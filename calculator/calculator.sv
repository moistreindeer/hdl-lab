==> flow/design.v <==
module arithmetic (
    input logic [13:0] number1,
    input logic [13:0] number2,
    input logic arithmetic_sel,
    output logic [13:0] result
);
    always_comb begin
        case (arithmetic_sel)
            0   :   result = number1 + number2;
            1   :   result = number1 - number2;
            default:    result = result;
        endcase
    end
endmodule
module bcd_mux #(
    parameter REFRESH_OVERFLOW = 2**19-1
) (
            input logic clk,
            input logic reset,
            input logic [3:0] number_0,
            input logic [3:0] number_1,
            input logic [3:0] number_2,
            input logic [3:0] number_3,
            output logic [3:0] output_number,
            output logic [3:0] digit_select
);
    logic ppms;
    logic [19:0] bit_cnt;
    always_ff @(posedge clk) begin
        if (reset)
            bit_cnt <= 0;
        else if (bit_cnt == REFRESH_OVERFLOW)
            bit_cnt <= 0;
        else
            bit_cnt <= bit_cnt + 1;
    end
    assign ppms = (bit_cnt == REFRESH_OVERFLOW) ? 1 : 0;
    logic [1:0] sel_cnt;
    always_ff @(posedge clk) begin
        if (reset)
            sel_cnt <= 0;
        else if (ppms == 1)
            sel_cnt <= sel_cnt + 1;
    end
    always_comb begin
        case (sel_cnt)
            0   :   digit_select = 4'b1110;
            1   :   digit_select = 4'b1101;
            2   :   digit_select = 4'b1011;
            3   :   digit_select = 4'b0111;
            default : digit_select = 4'b1110;
        endcase
    end
    always_comb begin
        case (sel_cnt)
            0   :   output_number = number_0;
            1   :   output_number = number_1;
            2   :   output_number = number_2;
            3   :   output_number = number_3;
            default : output_number = 4'b0000;
        endcase
    end
endmodule
module calculator #(
    parameter REFRESH_OVERFLOW = 2**19-1,
    parameter DB_OVERFLOW = 999999,
    parameter SLIDER_OVERFLOW = 32500000
)(
    input logic clk,
    input logic reset,
    input logic button_clr_undeb,
    input logic button_ent_undeb,
    input logic sld_1,
    input logic sld_2,
    input logic sld_3,
    input logic sld_4,
    input logic sld_arith,
    output logic [3:0] digit_select,
    output logic [6:0] led_select
);
    logic btn_clr, btn_ent;
    calculator_input #(
        .DB_OVERFLOW(DB_OVERFLOW)
    ) input_mod (
        .clk(clk),
        .reset(reset),
        .button_clr_undeb(button_clr_undeb),
        .button_ent_undeb(button_ent_undeb),
        .button_clr(btn_clr),
        .button_ent(btn_ent));
    logic output_number_select = 0;
    logic [13:0] number_1;
    logic [13:0] number_2;
    always_ff @( posedge clk ) begin
        if(reset || btn_clr)
            output_number_select <= 0;
        else if (btn_ent)
            output_number_select <= output_number_select + 1;
        else
            output_number_select <= output_number_select;
    end
    slider_increment #(
        .SLIDER_OVERFLOW(SLIDER_OVERFLOW)
    ) slider_mod (
        .clk(clk), 
        .rst_ext(reset),
        .slider_1(sld_1),
        .slider_2(sld_2),
        .slider_3(sld_3),
        .slider_4(sld_4),
        .write_number_select(output_number_select),
        .btn_clr(btn_clr),
        .number_1(number_1),
        .number_2(number_2));
    logic [13:0] number_result;
    arithmetic arithmetic_mod (
        .number1(number_1),
        .number2(number_2),
        .arithmetic_sel(sld_arith),
        .result(number_result));
    logic [13:0] display_number;
    logic [1:0] select_number;
    always_ff @( posedge clk ) begin
        if (reset || btn_clr)
            select_number <= 0;
        else if (btn_ent)
            select_number <= select_number + 1;
    end
    always_comb begin
        case (select_number)
            0   : display_number = number_1;
            1   : display_number = number_2;
            2   : display_number = number_result;
            default: display_number = {14{1'bx}};
        endcase
    end
    display #(
        .REFRESH_OVERFLOW(REFRESH_OVERFLOW)
    ) display (
        .clk(clk),
        .reset(reset),
        .to_display_nr(display_number),
        .digit_select(digit_select),
        .led_select(led_select));
endmodule
module calculator_input #(
    parameter DB_OVERFLOW = 999999
)(
    input logic clk,
    input logic reset,
    input logic button_clr_undeb,
    input logic button_ent_undeb,
    output logic button_clr,
    output logic button_ent
);
    logic button_clr_deb;
    debounce #(.DB_OVERFLOW(DB_OVERFLOW)) clr_deb (
        .clk(clk),
        .rst_ext(reset),
        .undeb(button_clr_undeb),
        .deb(button_clr_deb));
    input_sync clr_sync (
        .clk(clk),
        .rst(reset),
        .unsync(button_clr_deb),
        .synced(button_clr));
    logic button_ent_deb;
    debounce #(.DB_OVERFLOW(DB_OVERFLOW)) ent_deb (
        .clk(clk),
        .rst_ext(reset),
        .undeb(button_ent_undeb),
        .deb(button_ent_deb));
    input_sync ent_sync (
        .clk(clk),
        .rst(reset),
        .unsync(button_ent_deb),
        .synced(button_ent));
endmodule
module debounce #(
    parameter DB_OVERFLOW = 999999
)(
    input logic clk,
    input logic rst_ext,
    input logic undeb,
    output logic deb
);
    logic [26:0] cnt;
    logic exp;
    logic rst;
    assign rst = rst_ext | undeb;
    always_ff @( posedge clk ) begin
        if (rst)
            cnt <= 0;
        else if (cnt == DB_OVERFLOW)
            cnt <= cnt;
        else
            cnt <= cnt + 1;
    end
    assign exp = (cnt == DB_OVERFLOW) ? 1 : 0;
    assign deb = exp & undeb;
endmodule
module display #(
    parameter REFRESH_OVERFLOW = 2**19-1
) (
    input logic clk,
    input logic reset,
    input logic [13:0] to_display_nr,
    output logic [3:0] digit_select,
    output logic [6:0] led_select
);
    logic [3:0] digit_display;
    logic [3:0] split_nr_0, split_nr_1, split_nr_2, split_nr_3;
    bcd_mux #(
        .REFRESH_OVERFLOW(REFRESH_OVERFLOW)
    ) MUX (
        .clk(clk),
        .reset(reset),
        .number_0(split_nr_0),
        .number_1(split_nr_1),
        .number_2(split_nr_2),
        .number_3(split_nr_3),
        .output_number(digit_display),
        .digit_select(digit_select));
    seg_dec seg_dec_mod (
        .disp_num(digit_display),
        .bcn(led_select));
    split_number number_mod (
        .number_i(to_display_nr),
        .number_o0(split_nr_0),
        .number_o1(split_nr_1),
        .number_o2(split_nr_2),
        .number_o3(split_nr_3));
endmodule
module input_sync (
    input logic clk,
    input logic rst,
    input logic unsync,
    output logic synced
);
    logic [2:0] input_signal;
    always_ff @( posedge clk ) begin
        if (rst)
            input_signal <= 0;
        else
            input_signal <= {input_signal[1:0], unsync};
    end
    assign synced = ~input_signal[2] & input_signal[1];
endmodule
module seg_dec (
    input logic [3:0] disp_num,  
    output logic [6:0] bcn  
);
    always_comb
    begin
        case (disp_num)
            0   :   bcn = 7'b0000001;
            1   :   bcn = 7'b1001111;
            2   :   bcn = 7'b0010010;
            3   :   bcn = 7'b0000110;
            4   :   bcn = 7'b1001100;
            5   :   bcn = 7'b0100100;
            6   :   bcn = 7'b0100000;
            7   :   bcn = 7'b0001111;
            8   :   bcn = 7'b0000000;
            9   :   bcn = 7'b0000100;
            default : bcn = 7'b1111111;
        endcase
    end
endmodule
module slider_increment #(
    parameter SLIDER_OVERFLOW = 32500000
)(
    input logic clk,
    input logic rst_ext,
    input logic slider_1,
    input logic slider_2,
    input logic slider_3,
    input logic slider_4,
    input logic write_number_select,
    input logic btn_clr,
    output logic [13:0] number_1,
    output logic [13:0] number_2
);
    logic rst_int;
    logic rst;
    assign rst = rst_ext | rst_int;
    logic [25:0] cnt_1;
    logic [25:0] cnt_2;
    logic [25:0] cnt_3;
    logic [25:0] cnt_4;
    always_ff @( posedge clk ) begin
        if (rst || btn_clr) begin
            cnt_1 <= 0;
            cnt_2 <= 0;
            cnt_3 <= 0;
            cnt_4 <= 0;
        end
        else if (slider_1)
            cnt_1 <= cnt_1 + 1;
        else if (slider_2)
            cnt_2 <= cnt_2 + 1;
        else if (slider_3)
            cnt_3 <= cnt_3 + 1;
        else if (slider_4)
            cnt_4 <= cnt_4 + 1;
    end
    always_ff @( posedge clk ) begin
        if(rst_ext || btn_clr || number_1 > 9999 || number_2 > 9999) begin
            number_1 <= 0;
            number_2 <= 0;
        end
        else if(cnt_1 == SLIDER_OVERFLOW && write_number_select == 0)
            number_1 <= number_1 + 1;
        else if(cnt_1 == SLIDER_OVERFLOW && write_number_select == 1)
            number_2 <= number_2 + 1;
        else if(cnt_2 == SLIDER_OVERFLOW && write_number_select == 0)
            number_1 <= number_1 + 10;
        else if(cnt_2 == SLIDER_OVERFLOW && write_number_select == 1)
            number_2 <= number_2 + 10;
        else if(cnt_3 == SLIDER_OVERFLOW && write_number_select == 0)
            number_1 <= number_1 + 100;
        else if(cnt_3 == SLIDER_OVERFLOW && write_number_select == 1)
            number_2 <= number_2 + 100;
        else if(cnt_4 == SLIDER_OVERFLOW && write_number_select == 0)
            number_1 <= number_1 + 1000;
        else if(cnt_4 == SLIDER_OVERFLOW && write_number_select == 1)
            number_2 <= number_2 + 1000;
        else begin
            number_1 <= number_1;
            number_2 <= number_2;
        end
    end
    always_comb begin
        if(cnt_1 > SLIDER_OVERFLOW || cnt_2 > SLIDER_OVERFLOW || cnt_3 > SLIDER_OVERFLOW || cnt_4 > SLIDER_OVERFLOW)
            rst_int = 1;
        else
            rst_int = 0;
    end
endmodule
module split_number (
    input logic [13:0] number_i,
    output logic [3:0] number_o0,
    output logic [3:0] number_o1,
    output logic [3:0] number_o2,
    output logic [3:0] number_o3
);
    logic [13:0] split_nr[4];
    assign split_nr[3] = number_i / 1000;
    assign split_nr[2] = (number_i - split_nr[3] *1000)/100;
    assign split_nr[1] = (number_i - split_nr[2] *100 - split_nr[3] *1000)/10;
    assign split_nr[0] = (number_i - split_nr[1] *10 - split_nr[2] * 100 - split_nr[3] *1000);
    assign number_o3 = split_nr[3][3:0];
    assign number_o2 = split_nr[2][3:0];
    assign number_o1 = split_nr[1][3:0];
    assign number_o0 = split_nr[0][3:0];
endmodule
## Reports on calculator

What the tools print for calculator, step after step.
Line numbers count from 1 in the design file above.
The mark n/a stands for no value.

| inputs | value |
|---|---|
| top | calculator |
| clock input | clk |
| library | sky130hd |
| library corner | tt_025C_1v80 |

## After elaboration

Counts by Yosys on the flattened word-level netlist (proc, flatten, opt, wreduce). Print and check cells are left out. Cells with the same type and inputs are merged into one.
Yosys's memory passes give these memory sizes; they may raise the number of words (mostly to a power of two), join words into wider ones and drop unused or constant bits.

| word-level totals | value |
|---|---|
| output and inout port bits | 11 |
| memory cells | 1 |
| bits in read-only memories | 112 |
| RAM bits | 0 |
| bits in latches | 0 |
| clocked read ports x word width | 0 |
| bits in registers | 217 |

Memories:

| memory | words | width | rd ports | wr ports | RTL line | RTL |
|---|---|---|---|---|---|---|
| (no name shown) | 16 | 7 | 1 | 0 | 255 | `case (disp_num)` |

| cells by class | value |
|---|---|
| reductions and logical operators | 25 |
| order comparisons | 6 |
| div/mod/pow operators | 3 |
| multiplexer cells | 22 |
| bitwise gates (word level) | 15 |
| shifts and indexed selects | 0 |
| eq/ne operators | 18 |
| add/sub/neg operators | 26 |
| multiply operators | 3 |

Operators with widths:

| cell | count |
|---|---|
| divider 14 x 10 -> 32 bit (second input constant) | 1 |
| divider 32 x 7 -> 32 bit (second input constant) | 1 |
| two-way mux 14 bit | 14 |
| multiplier 14 x 7 -> 21 bit (second input constant) | 1 |
| divider 32 x 4 -> 32 bit (second input constant) | 1 |
| adder 26 x 1 -> 26 bit (second input constant) | 4 |
| greater-than comparator 26 x 25 -> 1 bit (second input constant) | 4 |
| equality test 26 x 25 -> 1 bit (second input constant) | 4 |
| multiplier 14 x 5 -> 19 bit (second input constant) | 1 |
| adder 27 x 1 -> 27 bit (second input constant) | 2 |
| equality test 27 x 20 -> 1 bit (second input constant) | 2 |
| multiplier 14 x 3 -> 3 bit (second input constant) | 1 |
| case mux 14 bit (select 3 bit) | 1 |
| subtractor 32 x 24 -> 32 bit | 1 |
| case mux 4 bit (select 4 bit) | 2 |
| adder 14 x 1 -> 14 bit (second input constant) | 2 |
| adder 14 x 10 -> 14 bit (second input constant) | 2 |
| greater-than comparator 14 bit (second input constant) | 2 |
| adder 14 x 4 -> 14 bit (second input constant) | 2 |
| adder 14 x 7 -> 14 bit (second input constant) | 2 |
| case mux 14 bit (select 2 bit) | 1 |
| subtractor 14 x 24 -> 25 bit | 1 |
| subtractor 14 x 21 -> 22 bit | 1 |
| adder 20 x 1 -> 20 bit (second input constant) | 1 |
| equality test 20 x 19 -> 1 bit (second input constant) | 1 |
| adder 14 bit | 1 |
| subtractor 14 bit | 1 |
| subtractor 4 bit | 3 |

Other operator kinds: 20; their cells: 58.

## Logic depth

Longest topological path by Yosys (ltp), each cell counted once; first at word level (registers and memories cut), then after technology mapping (sequential cells cut; the memories' decode and read muxes count).

| depth | value |
|---|---|
| depth in word-level cells | 16 |
| ABC_AREA | 0 |
| gate-level depth with buffers | 144 |

## Mapped cells and area

Yosys stat after the flow's synthesis: flattened, memories mapped to cells. It holds for the ABC_AREA given above (unset counts as 0); a run with the other value may have another netlist.
Totals and module areas in this step are rounded.

Cell types:

| type | count | area in all (um^2) |
|---|---|---|
| sky130_fd_sc_hd__dfxtp_1 | 217 | 4.34E+03 |
| sky130_fd_sc_hd__ha_1 | 176 | 2.2E+03 |
| sky130_fd_sc_hd__nor2_1 | 367 | 1.38E+03 |
| sky130_fd_sc_hd__xnor2_1 | 149 | 1.31E+03 |
| sky130_fd_sc_hd__xor2_1 | 134 | 1.17E+03 |
| sky130_fd_sc_hd__nand2_1 | 258 | 968.429 |
| sky130_fd_sc_hd__a21oi_1 | 184 | 920.883 |
| sky130_fd_sc_hd__o21ai_0 | 143 | 715.686 |
| sky130_fd_sc_hd__nand3_1 | 125 | 625.6 |
| sky130_fd_sc_hd__inv_1 | 121 | 454.186 |
| sky130_fd_sc_hd__fa_1 | 22 | 440.422 |
| sky130_fd_sc_hd__nor3_1 | 83 | 415.398 |
| sky130_fd_sc_hd__nand4_1 | 64 | 400.384 |
| sky130_fd_sc_hd__or3_1 | 47 | 294.032 |
| sky130_fd_sc_hd__o211ai_1 | 39 | 292.781 |
| sky130_fd_sc_hd__a21o_1 | 37 | 277.766 |
| sky130_fd_sc_hd__and3_1 | 43 | 269.008 |
| sky130_fd_sc_hd__a211oi_1 | 34 | 255.245 |

Other cell types: 104; their cells: 697.

| mapped netlist | value |
|---|---|
| mapped flip-flops | 217 |
| mapped area | 22200 um^2 |
| cell count | 2940 |

By module: a second synthesis without flattening, with its own total; a netlist apart from the flattened one above.

| unflattened totals | value |
|---|---|
| cells (unflattened synthesis) | 3165 |
| area (unflattened synthesis) | 24100 um^2 |

Rows give one instance, submodules left out.

Modules:

| module | sequential area (um^2) | instances | area (um^2) | cells |
|---|---|---|---|---|
| split_number | 0.0 | 1 | 10900 | 1512 |
| slider_increment (SLIDER_OVERFLOW=32500000) | 2640 | 1 | 7620 | 952 |
| debounce (DB_OVERFLOW=999999) | 541 | 2 | 1390 | 165 |
| bcd_mux (REFRESH_OVERFLOW=524287) | 440 | 1 | 1130 | 131 |
| arithmetic | 0.0 | 1 | 962 | 133 |
| calculator | 60.1 | 1 | 415 | 60 |
| seg_dec | 0.0 | 1 | 210 | 33 |
| input_sync | 60.1 | 2 | 87.6 | 7 |
| calculator_input (DB_OVERFLOW=999999) | 0.0 | 1 | 0.0 | 0 |
| display (REFRESH_OVERFLOW=524287) | 0.0 | 1 | 0.0 | 0 |

## Worst setup path after synthesis

Path of least setup slack by OpenSTA after synthesis, without wires, with an ideal clock, recovery checks aside; 20% of the period is set as input and as output delay. Where synthesis merged equal registers, the netlist keeps one of their names.

| timing path post-synthesis | value |
|---|---|
| path type | in2out |
| from | in sld_arith |
| to | out led_select[1] |
| path delay | 29957 ps |
| path buffers | 4 |
| setup slack | -437 ps |
| period | 49200 ps |
| input delay | 9840 ps |
| driving pins on the path | 133 |
| launch time at the first pin | 9840 ps |
| data arrival time | 39797 ps |
| external output delay | 9840 ps |
| synthesis period reached | 49637 ps |

"path delay" is the arrival time less input delay plus setup time.
At an output port there is no setup time.
"driving pins on the path" counts driving pins, that of a launching flip-flop among them; a cell with two outputs on the path counts twice.
"synthesis period reached" is the clock period less the worst setup slack; recovery checks do not enter. This is arithmetic on one report: input and output delays are still those of the set period (20% each).
The rows between start and end are the longest chain of elaborated cells between them; the timing report does not say that the signal goes this way. Where chains are equally long, one stands for them.
Each line given opens the expression or statement behind the cell; cells for indexed reads and writes are added by Yosys, which also makes memories of some case tables.
A memory read counts as a cell of the chain, while the word-level depth stops at memories.

| between the ends, post-synthesis | value |
|---|---|
| cells stage by stage | sky130_fd_sc_hd__buf_1 sky130_fd_sc_hd__mux2i_1 sky130_fd_sc_hd__ha_1 sky130_fd_sc_hd__nor2b_1 sky130_fd_sc_hd__o21ai_0 sky130_fd_sc_hd__a21boi_0 sky130_fd_sc_hd__o21ai_0 sky130_fd_sc_hd__a21boi_0 sky130_fd_sc_hd__o21ai_0 sky130_fd_sc_hd__a21boi_0 sky130_fd_sc_hd__o21ai_0 sky130_fd_sc_hd__a21boi_0 sky130_fd_sc_hd__o21ai_0 sky130_fd_sc_hd__a21boi_0 sky130_fd_sc_hd__o311a_1 sky130_fd_sc_hd__a21oi_1 sky130_fd_sc_hd__nand4_1 sky130_fd_sc_hd__or2_2 (+97 left out) sky130_fd_sc_hd__nor3_2 sky130_fd_sc_hd__o221ai_1 sky130_fd_sc_hd__a21o_1 sky130_fd_sc_hd__a22o_1 sky130_fd_sc_hd__o21a_1 sky130_fd_sc_hd__maj3_1 sky130_fd_sc_hd__o221ai_1 sky130_fd_sc_hd__ha_1 sky130_fd_sc_hd__ha_1 sky130_fd_sc_hd__xor2_1 sky130_fd_sc_hd__xnor2_1 sky130_fd_sc_hd__xnor2_1 sky130_fd_sc_hd__xnor2_1 sky130_fd_sc_hd__xnor2_2 sky130_fd_sc_hd__xnor2_1 sky130_fd_sc_hd__a21oi_4 sky130_fd_sc_hd__mux2_2 sky130_fd_sc_hd__o21ai_1 |
| cells in the longest elaborated chain | 17 |

RTL lines, path post-synthesis:

| what | RTL line | RTL |
|---|---|---|
| start: declaration | 77 | `input logic sld_arith,` |
| inverter 1 bit | 8 | `case (arithmetic_sel)` |
| case mux 14 bit (select 2 bit) | 8 |  |
| case mux 14 bit (select 3 bit) | 130 | `case (select_number)` |
| divider 14 x 10 -> 32 bit | 348 | `assign split_nr[3] = number_i / 1000;` |
| multiplier 14 x 7 -> 21 bit | 349 | `assign split_nr[2] = (number_i - split_nr[3] *1000)/100;` |
| subtractor 14 x 24 -> 25 bit | 349 |  |
| divider 32 x 7 -> 32 bit | 349 |  |
| multiplier 14 x 5 -> 19 bit | 350 | `assign split_nr[1] = (number_i - split_nr[2] *100 - split_nr[3] *1000)/10;` |
| subtractor 14 x 21 -> 22 bit | 350 |  |
| subtractor 32 x 24 -> 32 bit | 350 |  |
| divider 32 x 4 -> 32 bit | 350 |  |
| multiplier 14 x 3 -> 3 bit | 351 | `assign split_nr[0] = (number_i - split_nr[1] *10 - split_nr[2] * 100 - split_nr[3] *1000);` |
| subtractor 4 bit (3 in a row) | 351 |  |
| case mux 4 bit (select 4 bit) | 55 | `case (sel_cnt)` |
| memory (16 x 7 bit) | 255 | `case (disp_num)` |
| end: declaration | 79 | `output logic [6:0] led_select` |

calculator: 2 stored runs of the Yosys and OpenROAD flow on sky130hd. The settings differ; the order carries no meaning. The constraints put input and output delay at 20% of the set period each and load the outputs with 0.01 pF.
Among the settings, n/a means not set for that run.

| setting or result | flow run 1 | flow run 2 |
|---|---|---|
| period_ns | 100.0 | 41.9 |
| CORE_UTILIZATION | 61 | 56 |
| SETUP_SLACK_MARGIN | 4.72 | 5.0 |
| PLACE_DENSITY_LB_ADDON | 0.06 | n/a |
| HOLD_SLACK_MARGIN | 0.06 | n/a |
| CELL_PAD_IN_SITES_GLOBAL_PLACEMENT | 3 | n/a |
| CELL_PAD_IN_SITES_DETAIL_PLACEMENT | 2 | 1 |
| TNS_END_PERCENT | 20 | 25 |
| SLEW_MARGIN | 0 | 15 |
| MIN_ROUTING_LAYER | met1 | met2 |
| CAP_MARGIN | 20 | 20 |
| CORE_MARGIN | 2 | 2 |
| PLACE_DENSITY | n/a | 0.58 |
| CORE_ASPECT_RATIO | n/a | 0.88 |
| ABC_AREA | n/a | 1 |
| CTS_CLUSTER_SIZE | n/a | 87 |

Flow run 1: did not finish, placement stopped with FLW-0024
Flow run 2: did not finish, placement stopped with DPL-0033
